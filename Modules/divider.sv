==> flow/design.v <==
`timescale 1ns / 100ps
module fixed_point_divider #(
    IN_WIDTH = 12,
    OUT_WIDTH = 12  
) (
    input clk,
    input rst_n,
    input logic din_valid,
    input  logic signed [ IN_WIDTH-1:0] rs1,
    input  logic signed [ IN_WIDTH-1:0] rs2,
    output logic        [OUT_WIDTH-1:0] rd,
    output logic                        dout_valid
);
  localparam IN_SGNFC_WIDTH = IN_WIDTH - 1;
  localparam OUT_SGNFC_WIDTH = OUT_WIDTH - 1;
  localparam TOTAL_WIDTH = IN_SGNFC_WIDTH + OUT_SGNFC_WIDTH;
  logic [TOTAL_WIDTH - 1:0] dividend[TOTAL_WIDTH - 1:0];
  logic [TOTAL_WIDTH - 1:0] divisor[TOTAL_WIDTH - 1:0];
  logic [TOTAL_WIDTH-1:0] quotient[TOTAL_WIDTH - 1:0];
  logic [TOTAL_WIDTH-1:0] quotient_msk[TOTAL_WIDTH - 1:0];
  logic [TOTAL_WIDTH - 1:0] outsign;
  logic [TOTAL_WIDTH - 1:0] counter;
  genvar num;
  generate
    for (num = 0; num < TOTAL_WIDTH; num++) begin : gen_quotient_mask
      assign quotient_msk[num] = 1 << (TOTAL_WIDTH - 1 - num);
    end
  endgenerate
  always_ff @(posedge clk or negedge rst_n) begin
    if (!rst_n) begin
      dout_valid <= 1'b0;
      rd <= 'bx;
      counter <= 0;
      quotient[0] <= 0;
    end else begin
      begin : IO_assign
        dividend[0] <= (rs1[IN_WIDTH-1] ? -rs1[IN_WIDTH-2:0] : rs1[IN_WIDTH-2:0]) << OUT_SGNFC_WIDTH;
        divisor[0] <= (rs2[IN_WIDTH-1] ? -rs2[IN_WIDTH-2:0] : rs2[IN_WIDTH-2:0]) << OUT_SGNFC_WIDTH;
        outsign[0] <= (rs1[IN_WIDTH-1] != rs2[IN_WIDTH-1]) && |rs2;
        rd <= {outsign[TOTAL_WIDTH-1], quotient[TOTAL_WIDTH-1][TOTAL_WIDTH-1:OUT_SGNFC_WIDTH-1]};
      end
      begin : count_logic
        counter <= {counter[TOTAL_WIDTH-2:0], din_valid};
        dout_valid <= counter[TOTAL_WIDTH-1];
      end
      for (int n = 0; n < TOTAL_WIDTH - 1; n++) begin : pipelined_divide
        if (divisor[n] <= dividend[n]) begin
          dividend[n+1] <= dividend[n] - divisor[n];
          quotient[n+1] <= quotient[n] | quotient_msk[n];
        end else begin
          dividend[n+1] <= dividend[n];
          quotient[n+1] <= quotient[n];
        end
        divisor[n+1] <= divisor[n] >> 1;
        outsign[n+1] <= outsign[n];
      end
    end
  end
endmodule
From RTL to reports: fixed_point_divider
Tool output for the design above, in the order of the flow.
Lines are those of the file above, counted from 1.
Cell names lack the library's common part.
{ "inputs": {"design": "fixed_point_divider", "clock": "clk", "lib": "sky130hd", "pvt_corner": "tt_025C_1v80"} }

Word-level counts
Counts by Yosys on the flattened word-level netlist (proc, flatten, opt, wreduce). Print and check cells are left out. Cells with the same type and inputs are merged into one.
{ "bits": {"reg_bits": 1109, "inputBits": 27, "wordCells": 147} }
{ "classes": {"add_sub_neg": 21, "n_cmp": 20, "muxes": 22} }
{ "ops": {"columns": ["cell", "count"], "rows": [
  ["22-bit two-way mux", 20],
  ["10-bit by 22-bit less-or-equal comparator with 1-bit output", 1],
  ["11-bit by 22-bit less-or-equal comparator with 1-bit output", 1],
  ["11-bit negator", 2],
  ["12-bit by 22-bit less-or-equal comparator with 1-bit output", 1],
  ["13-bit by 22-bit less-or-equal comparator with 1-bit output", 1],
  ["14-bit by 22-bit less-or-equal comparator with 1-bit output", 1],
  ["15-bit by 22-bit less-or-equal comparator with 1-bit output", 1],
  ["16-bit by 22-bit less-or-equal comparator with 1-bit output", 1],
  ["17-bit by 22-bit less-or-equal comparator with 1-bit output", 1],
  ["18-bit by 22-bit less-or-equal comparator with 1-bit output", 1],
  ["19-bit by 22-bit less-or-equal comparator with 1-bit output", 1],
  ["20-bit by 22-bit less-or-equal comparator with 1-bit output", 1],
  ["21-bit by 22-bit less-or-equal comparator with 1-bit output", 1],
  ["22-bit by 10-bit subtractor with 22-bit output", 1],
  ["22-bit by 11-bit subtractor with 22-bit output", 1],
  ["22-bit by 12-bit subtractor with 22-bit output", 1],
  ["22-bit by 13-bit subtractor with 22-bit output", 1],
  ["22-bit by 14-bit subtractor with 22-bit output", 1],
  ["22-bit by 15-bit subtractor with 22-bit output", 1],
  ["22-bit by 16-bit subtractor with 22-bit output", 1],
  ["22-bit by 17-bit subtractor with 22-bit output", 1],
  ["22-bit by 18-bit subtractor with 22-bit output", 1],
  ["22-bit by 19-bit subtractor with 22-bit output", 1],
  ["22-bit by 20-bit subtractor with 22-bit output", 1],
  ["22-bit by 21-bit subtractor with 22-bit output", 1],
  ["22-bit subtractor", 1],
  ["22-bit less-or-equal comparator", 1]
]} }
Other operator kinds: 14; their cells: 15.

Longest topological paths
Yosys ltp: most cells in a row. Word level: on the elaborated netlist, between registers, memories and ports. Mapped: between sequential cells and ports; inverters and the memories' decode and read muxes count.
{ "logic_depth": {"depth_word": 2, "abc_area": 0, "mapped_depth": 11, "depth_no_buf": 10} }

After synthesis
The flow's flattened synthesis, as Yosys stat reports it; memories are mapped. The netlist is that of the ABC_AREA named above (0 if unset); the other value can give another one.
The area totals of this step are shown rounded.
{ "types": {"columns": ["type", "count", "area_total_um2"], "rows": [
  ["edfxtp_1", 505, 1.52E+04],
  ["ha_1", 133, 1.66E+03],
  ["dfrtp_1", 35, 875.84],
  ["a21oi_1", 148, 740.71],
  ["xnor2_1", 79, 691.914],
  ["inv_1", 170, 638.112],
  ["nor2_1", 145, 544.272],
  ["xor2_1", 62, 543.021],
  ["o21ai_0", 83, 415.398],
  ["mux2_2", 32, 360.346],
  ["nand2_1", 94, 352.838],
  ["fa_1", 11, 220.211],
  ["o31ai_1", 26, 195.187],
  ["a21o_1", 23, 172.666],
  ["nand2b_1", 27, 168.912],
  ["o21a_1", 22, 165.158],
  ["nor3_1", 31, 155.149],
  ["nand3_1", 26, 130.125]
]} }
Other cell types: 51; their cells: 230.
{ "synth_totals": {"cells": 1882, "yosys_area_um2": 24920, "ff_cells": 540, "buf_cells": 23} }

Timing after synthesis
Source: OpenSTA report_checks on the synthesized netlist (no wires, ideal clock, input and output delay 20% of the period each), path of least setup slack; recovery checks are left aside. Register names are those of the netlist, which keeps one name where synthesis merged equal registers.
{ "synth_timing": {"path_kind": "register to register", "startpoint": "reg dividend[10][2]", "endpoint": "reg dividend[11][10]", "period_ps": 2990, "setup_time_ps": 260, "t_first_pin_ps": 0, "t_arrival_ps": 2416, "required_time_ps": 2730, "setup_slack_ps": 314, "path_delay_ps": 2676, "driving_pins": 9, "path_buffers": 0, "synth_period_reached_ps": 2676} }
"path_delay_ps" is the arrival time less input delay plus setup time.
"driving_pins" counts driving pins, that of a launching flip-flop among them; a cell with two outputs on the path counts twice.
"synth_period_reached_ps" = period - worst setup slack (recovery checks aside). The figure is calculated, with input and output delays left at 20% of the set period.
The rows between start and end are the longest chain of elaborated cells between them; the timing report does not say that the signal goes this way. Where chains are equally long, one stands for them.
Each line given opens the expression or statement behind the cell; cells for indexed reads and writes are added by Yosys, which also makes memories of some case tables.
{ "synth_between": {"path_cell_list": "edfxtp_1 -> ha_1 -> nor2b_1 -> o31a_1 -> or4b_2 -> a31oi_1 -> o21ai_0 -> xor2_1 -> mux2_4", "elab_chain_cells": 2, "cone_cells": 3, "lines_between": 2, "cone_classes": "add/sub: 1; compare: 1; mux: 1"} }
{ "synth_rtl": {"columns": ["item", "line", "rtl"], "rows": [
  ["start: declaration", 17, "logic [TOTAL_WIDTH - 1:0] dividend[TOTAL_WIDTH - 1:0];"],
  ["start: assignment", 48, "dividend[n+1] <= dividend[n] - divisor[n];"],
  ["start: assignment", 51, "dividend[n+1] <= dividend[n];"],
  ["22-bit by 12-bit subtractor with 22-bit output", 48, null],
  ["22-bit two-way mux", 47, "if (divisor[n] <= dividend[n]) begin"],
  ["end: assignment", 48, null],
  ["end: assignment", 51, null],
  ["end: declaration", 17, null]
]} }

Path in the finished layout
Path of least setup slack in the final report of run 1 (OpenROAD, finished layout, wires in). Where an end is a register, its clock arrival counts in the times.
The report prints the path's times to 10 ps; the period is as set.
{ "layout_timing": {"path_kind": "register to register", "startpoint": "reg dividend[5][11]", "endpoint": "reg dividend[6][7]", "period_ps": 4290, "setup_time_ps": 240, "t_first_pin_ps": 600, "t_arrival_ps": 3690, "required_time_ps": 4640, "setup_slack_ps": 950, "driving_pins": 9, "path_buffers": 1} }
The rows between start and end are the longest chain of elaborated cells between them; the timing report does not say that the signal goes this way. Where chains are equally long, one stands for them.
{ "layout_between": {"path_cell_list": "edfxtp_1 -> ha_1 -> and3_1 -> a221oi_1 -> o31ai_1 -> nand2b_1 -> nor2_1 -> buf_4 -> mux2_2", "elab_chain_cells": 2, "cone_cells": 2, "lines_between": 1, "cone_classes": "compare: 1; mux: 1"} }
{ "layout_rtl": {"columns": ["item", "line", "rtl"], "rows": [
  ["start: declaration", 17, "logic [TOTAL_WIDTH - 1:0] dividend[TOTAL_WIDTH - 1:0];"],
  ["start: assignment", 48, "dividend[n+1] <= dividend[n] - divisor[n];"],
  ["start: assignment", 51, "dividend[n+1] <= dividend[n];"],
  ["17-bit by 22-bit less-or-equal comparator with 1-bit output", 47, "if (divisor[n] <= dividend[n]) begin"],
  ["22-bit two-way mux", 47, null],
  ["end: assignment", 48, null],
  ["end: assignment", 51, null],
  ["end: declaration", 17, null]
]} }

Measured data: module fixed_point_divider, platform sky130hd, 2 stored runs of the flow under differing settings, order arbitrary. Input and output delays are each 20% of the period that was set; the output load is 0.01 pF.
"clock_period_reached_ps": clock period set for the run, less the worst setup slack. It is reckoned from that one timing run; input and output delays stay at 20% of the period that was set.
By "timing.worst_path_ps" is meant the share of the clock period that the worst setup path is allowed (20% is reserved at inputs, 20% at outputs), minus its slack. Clock arrival times at its registers enter into it.
"timing.worst_path_ps" is known to 10 ps.
Results are given in rounded form.
[
  {
    "run": "run 1",
    "settings": { "period_ns": 4.29, "CORE_UTILIZATION": 40, "SETUP_SLACK_MARGIN": 0.24, "PLACE_DENSITY_LB_ADDON": 0.24, "CORE_ASPECT_RATIO": 1.57, "CELL_PAD_IN_SITES_GLOBAL_PLACEMENT": 0, "TNS_END_PERCENT": 10, "CTS_CLUSTER_SIZE": 17, "CTS_CLUSTER_DIAMETER": 63, "MAX_ROUTING_LAYER": "met4", "CAP_MARGIN": 20, "CORE_MARGIN": 2, "SLEW_MARGIN": 20 },
    "results": { "ys_area_um2": 24920, "total_die_area_um2": 64350, "final_stdcell_area_um2": 27720, "worstSetupSlack_ps": 949, "timing.setup.tns_ps": 0, "clock_period_reached_ps": 3341, "timing.worst_path_ps": 3340, "worst_setup_path_type": "register to register" }
  },
  {
    "run": "run 2",
    "settings": { "period_ns": 3.4, "CORE_UTILIZATION": 15, "SETUP_SLACK_MARGIN": 0.64, "PLACE_DENSITY_LB_ADDON": 0.04, "CELL_PAD_IN_SITES_GLOBAL_PLACEMENT": 0, "TNS_END_PERCENT": 60, "GPL_TIMING_DRIVEN": 1, "GPL_ROUTABILITY_DRIVEN": 1, "CTS_CLUSTER_SIZE": 86, "SLEW_MARGIN": 0, "MAX_ROUTING_LAYER": "met4", "CAP_MARGIN": 20, "CORE_MARGIN": 2 },
    "results": { "ys_area_um2": 24920, "total_die_area_um2": 169400, "final_stdcell_area_um2": 31600, "worstSetupSlack_ps": 700, "timing.setup.tns_ps": 0, "clock_period_reached_ps": 2700, "timing.worst_path_ps": 2700, "worst_setup_path_type": "register to register" }
  }
]
