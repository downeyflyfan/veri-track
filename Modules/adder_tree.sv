==> flow/design.v <==
`timescale 1ns / 100ps
module adder_tree #(
    parameter INPUT_NUM = 18,
    parameter IN_WIDTH = 12,
    parameter OUT_WIDTH = IN_WIDTH + $clog2(INPUT_NUM),
    parameter MODE = "sobel"
) (
    input logic clk,
    input logic rst_n,
    input logic signed [INPUT_NUM*IN_WIDTH-1 : 0] din,
    output logic signed [OUT_WIDTH-1 : 0] dout
);
  localparam STAGE_NUM = $clog2(INPUT_NUM);
  localparam ADDER_SIZE = 2 ** STAGE_NUM;
  logic signed [OUT_WIDTH-1 : 0] adder_tree_data[STAGE_NUM : 0][ADDER_SIZE-1 : 0];
  always @(posedge clk or negedge rst_n) begin
    if (!rst_n) begin
      for (int stage = 0; stage <= STAGE_NUM; stage = stage + 1) begin
        for (int adder = 0; adder < ADDER_SIZE; adder = adder + 1) begin
          adder_tree_data[stage][adder] <= '0;
        end
      end
    end else begin
      for (int adder = 0; adder < INPUT_NUM; adder = adder + 1) begin
        adder_tree_data[0][adder] <= signed'(din[(adder+1)*IN_WIDTH-1-:IN_WIDTH]);
      end
      for (int stage = 1; stage <= STAGE_NUM; stage = stage + 1) begin : adder_tree_stage
        for (int adder = 0; adder < (ADDER_SIZE >> stage); adder = adder + 1) begin
          adder_tree_data[stage][adder] <= adder_tree_data[stage-1][adder*2] + adder_tree_data[stage-1][adder*2+1];
        end
      end
    end
  end
  if (MODE == "sobel") begin   
    assign dout = (adder_tree_data[STAGE_NUM][0] >= 0) ? adder_tree_data[STAGE_NUM][0] : -adder_tree_data[STAGE_NUM][0];
  end else if (MODE == "hessian") begin   
    assign dout = adder_tree_data[STAGE_NUM][0] >>> 15;
  end else begin   
    assign dout = adder_tree_data[STAGE_NUM][0];
  end
endmodule
---- Tool chain data of adder_tree ----
Tool output for the design above, in the order of the flow.
Lines are those of the file above, counted from 1.
Operators carry their Yosys type and port widths (W data, S select, Z words).
Library cell names are shortened.
Not given: --
set-up
  top ..................................... adder_tree
  clock input ............................. clk
  standard-cell library ................... sky130hd
  library corner .......................... tt_025C_1v80

---- Word level ----
Yosys after proc, flatten, opt, wreduce and memory -nomap, before mapping. Enables and synchronous resets that opt folds into registers are not counted as muxes. Print and check cells are not counted. Equal cells are merged and count once.
bit counts
  bits in registers ....................... 556
  bits of input ports ..................... 218
  output and inout port bits .............. 17
cells by class
  $add $sub $neg .......................... 18
  order comparisons ....................... 1
  mux-type cells .......................... 1
operators by type and width
  operator               count
  $add A17 B17 Y17       8
  $add A12 B12 Y13       9
  $ge A17 B1 Y1 const B  1
  $neg A17 Y17           1
  $mux W17               1

---- Depth ----
Yosys ltp: most cells in a row. Word level: on the elaborated netlist, between registers, memories and ports. Mapped: between sequential cells and ports; inverters and the memories' decode and read muxes count.
depth
  depth after elaboration ................. 2
  ABC_AREA ................................ 0
  depth in mapped cells ................... 8
  depth with buffers taken out ............ 8

---- Netlist ----
Source: synth_stat.txt of the flow (Yosys; design flattened, memories mapped). It holds for the ABC_AREA given above (unset counts as 0); a run with the other value may have another netlist.
cell types
  cell      count  total area (um2)
  dfrtp_1   508    1.27E+04
  ha_1      225    2815.2
  xnor2_1   138    1.21E+03
  a21oi_1   135    675.648
  a21o_1    71     533.011
  o21ai_0   104    520.499
  xor2_1    56     490.47
  nor2_1    124    465.446
  fa_1      17     340.326
  o21bai_1  36     270.259
  a211oi_1  31     232.723
  nand2_1   60     225.216
  o21a_1    29     217.709
  nand2b_1  32     200.192
  nand3_1   37     185.178
  inv_1     45     168.912
  nor3_1    30     150.144
  nor2b_1   18     112.608
Not listed: further types 35, cells in them 140.
mapped netlist
  cell count .............................. 1836
  cell area after synthesis ............... 22610.4 um2
  sequential part of the area ............. 12712.2 um2
  flip-flops .............................. 508
  buffer cells ............................ 6

---- Timing after synthesis ----
Path of least setup slack by OpenSTA after synthesis, without wires, with an ideal clock, recovery checks aside; 20% of the period is set as input and as output delay. Where synthesis merged equal registers, the netlist keeps one of their names.
timing post-synthesis
  kind .................................... register to register
  start point ............................. register adder_tree_data
  end point ............................... register adder_tree_data
  period .................................. 2.86 ns
  setup time .............................. 0.146 ns
  time at the first pin ................... 0.000 ns
  arrival time ............................ 2.356 ns
  slack ................................... 0.358 ns
  delay of the path ....................... 2.502 ns
  stages on the path ...................... 9
  synthesis period reached ................ 2.502 ns
"delay of the path" = arrival - input delay + setup time.
"stages on the path" counts driving pins, that of a launching flip-flop among them; a cell with two outputs on the path counts twice.
"synthesis period reached" is the clock period less the worst setup slack; recovery checks do not enter. This is arithmetic on one report: input and output delays are still those of the set period (20% each).
Where an end lacks its bit number, it is one bit of the signal, or one of the new flip-flops if synthesis recoded a state register.
The rows between start and end are the longest chain of elaborated cells between them; the timing report does not say that the signal goes this way. Where chains are equally long, one stands for them.
A line is the first line of the expression or statement that the cell stems from. Yosys adds cells for indexed reads and writes and turns some case tables into memories.
between the ends, post-synthesis
  path through ............................ dfrtp_1 -> ha_1 -> fa_1 -> a211oi_1 -> nor2_1 -> o32a_4 -> a311oi_4 -> mux2i_1 -> o311ai_0
  cells in the longest elaborated chain ... 1
  elaborated cells between the ends (all ways) .. 1
  source lines of those cells ............. 1
  those cells by class .................... add/sub: 1
RTL lines, path post-synthesis
  element             RTL line  RTL
  start: declaration  15        logic signed [OUT_WIDTH-1 : 0] adder_tree_data[STAGE_NUM : 0][ADDER_SIZE-1 : 0];
  start: assignment   20        adder_tree_data[stage][adder] <= '0;
  start: assignment   29        adder_tree_data[stage][adder] <= adder_tree_data[stage-1][adder*2] + adder_tree_data[stage-1][adder*2+1];
  $add A17 B17 Y17    29
  end: assignment     20
  end: assignment     29
  end: declaration    15

---- Worst path after layout ----
Path of least setup slack in the final report of flow run 1 (OpenROAD, finished layout, wires in). Where an end is a register, its clock arrival counts in the times.
timing after layout
  kind .................................... register to output
  start point ............................. register adder_tree_data
  end point ............................... output port dout[15]
  period .................................. 2.69 ns
  output delay ............................ 0.54 ns
  time at the first pin ................... 0.58 ns
  arrival time ............................ 2.52 ns
  slack ................................... -0.37 ns
  stages on the path ...................... 8
Where an end lacks its bit number, it is one bit of the signal, or one of the new flip-flops if synthesis recoded a state register.
The rows between start and end are the longest chain of elaborated cells between them; the timing report does not say that the signal goes this way. Where chains are equally long, one stands for them.
between the ends, after layout
  path through ............................ dfrtp_1 -> nor4_2 -> inv_1 -> or3_4 -> or3_4 -> o41ai_4 -> xnor2_1 -> buf_2
  cells in the longest elaborated chain ... 2
  elaborated cells between the ends (all ways) .. 3
  source lines of those cells ............. 1
  those cells by class .................... add/sub: 1; compare: 1; mux: 1
RTL lines, path after layout
  element             RTL line  RTL
  start: declaration  15        logic signed [OUT_WIDTH-1 : 0] adder_tree_data[STAGE_NUM : 0][ADDER_SIZE-1 : 0];
  start: assignment   20        adder_tree_data[stage][adder] <= '0;
  start: assignment   29        adder_tree_data[stage][adder] <= adder_tree_data[stage-1][adder*2] + adder_tree_data[stage-1][adder*2+1];
  $neg A17 Y17        35        assign dout = (adder_tree_data[STAGE_NUM][0] >= 0) ? adder_tree_data[STAGE_NUM][0] : -adder_tree_data[STAGE_NU ...
  $mux W17            35
  end: declaration    11        output logic signed [OUT_WIDTH-1 : 0] dout

2 stored runs of adder_tree in the flow (synthesis by Yosys, layout by OpenROAD, sky130hd cells), in arbitrary order. Constraints: input delay and output delay 20% of the set period each, output load 0.01 pF.
"period reached" is the run's clock period less its worst setup slack. It is reckoned from that one timing run; input and output delays stay at 20% of the period that was set.
"time on the worst setup path" is the time allowed to the run's worst setup path (the clock period less input and output delay, where it has them) less its slack. Clock arrival times count: a late capture clock shortens it, a late launch clock lengthens it.
"total power of the final layout": no workload was simulated; the value follows from the tool's default switching activity.

---- flow run 1 ----
settings
  period_ns = 2.69
  CORE_UTILIZATION = 43
  PLACE_DENSITY = 0.84
  HOLD_SLACK_MARGIN = -0.04
  CELL_PAD_IN_SITES_GLOBAL_PLACEMENT = 3
  ABC_AREA = 0
  CAP_MARGIN = 20
  CORE_MARGIN = 2
  SLEW_MARGIN = 20
results
  utilization ............................. 0.54
  worst hold slack after layout ........... 0.344 ns
  final setup TNS ......................... -1.770 ns
  total power of the final layout ......... 29983 µW
  smallest setup slack .................... -0.369 ns
  chip area after synthesis (Yosys) ....... 22610.4 um2
  standard-cell area after layout ......... 28229.6 um2
  period reached .......................... 3.059 ns
  time on the worst setup path ............ 2.52 ns
  worst path kind ......................... register to output
  overall die area ........................ 54433.6 um2

---- flow run 2 ----
settings
  period_ns = 2.88
  CORE_UTILIZATION = 37
  SETUP_SLACK_MARGIN = 0.55
  PLACE_DENSITY_LB_ADDON = 0.11
  CELL_PAD_IN_SITES_GLOBAL_PLACEMENT = 0
  ABC_AREA = 1
  GPL_TIMING_DRIVEN = 0
  GPL_ROUTABILITY_DRIVEN = 0
  CTS_CLUSTER_SIZE = 20
  SLEW_MARGIN = 10
  MIN_ROUTING_LAYER = met1
  MAX_ROUTING_LAYER = met5
  CAP_MARGIN = 20
  CORE_MARGIN = 2
results
  worst hold slack after layout ........... 0.346 ns
  utilization ............................. 0.46
  standard-cell area after layout ......... 31620.3 um2
  period reached .......................... 2.509 ns
  chip area after synthesis (Yosys) ....... 25695.9 um2
  total power of the final layout ......... 29691 µW
  overall die area ........................ 71572.3 um2
  final setup TNS ......................... 0.000 ns
  time on the worst setup path ............ 1.93 ns
  worst path kind ......................... register to output
  smallest setup slack .................... 0.371 ns
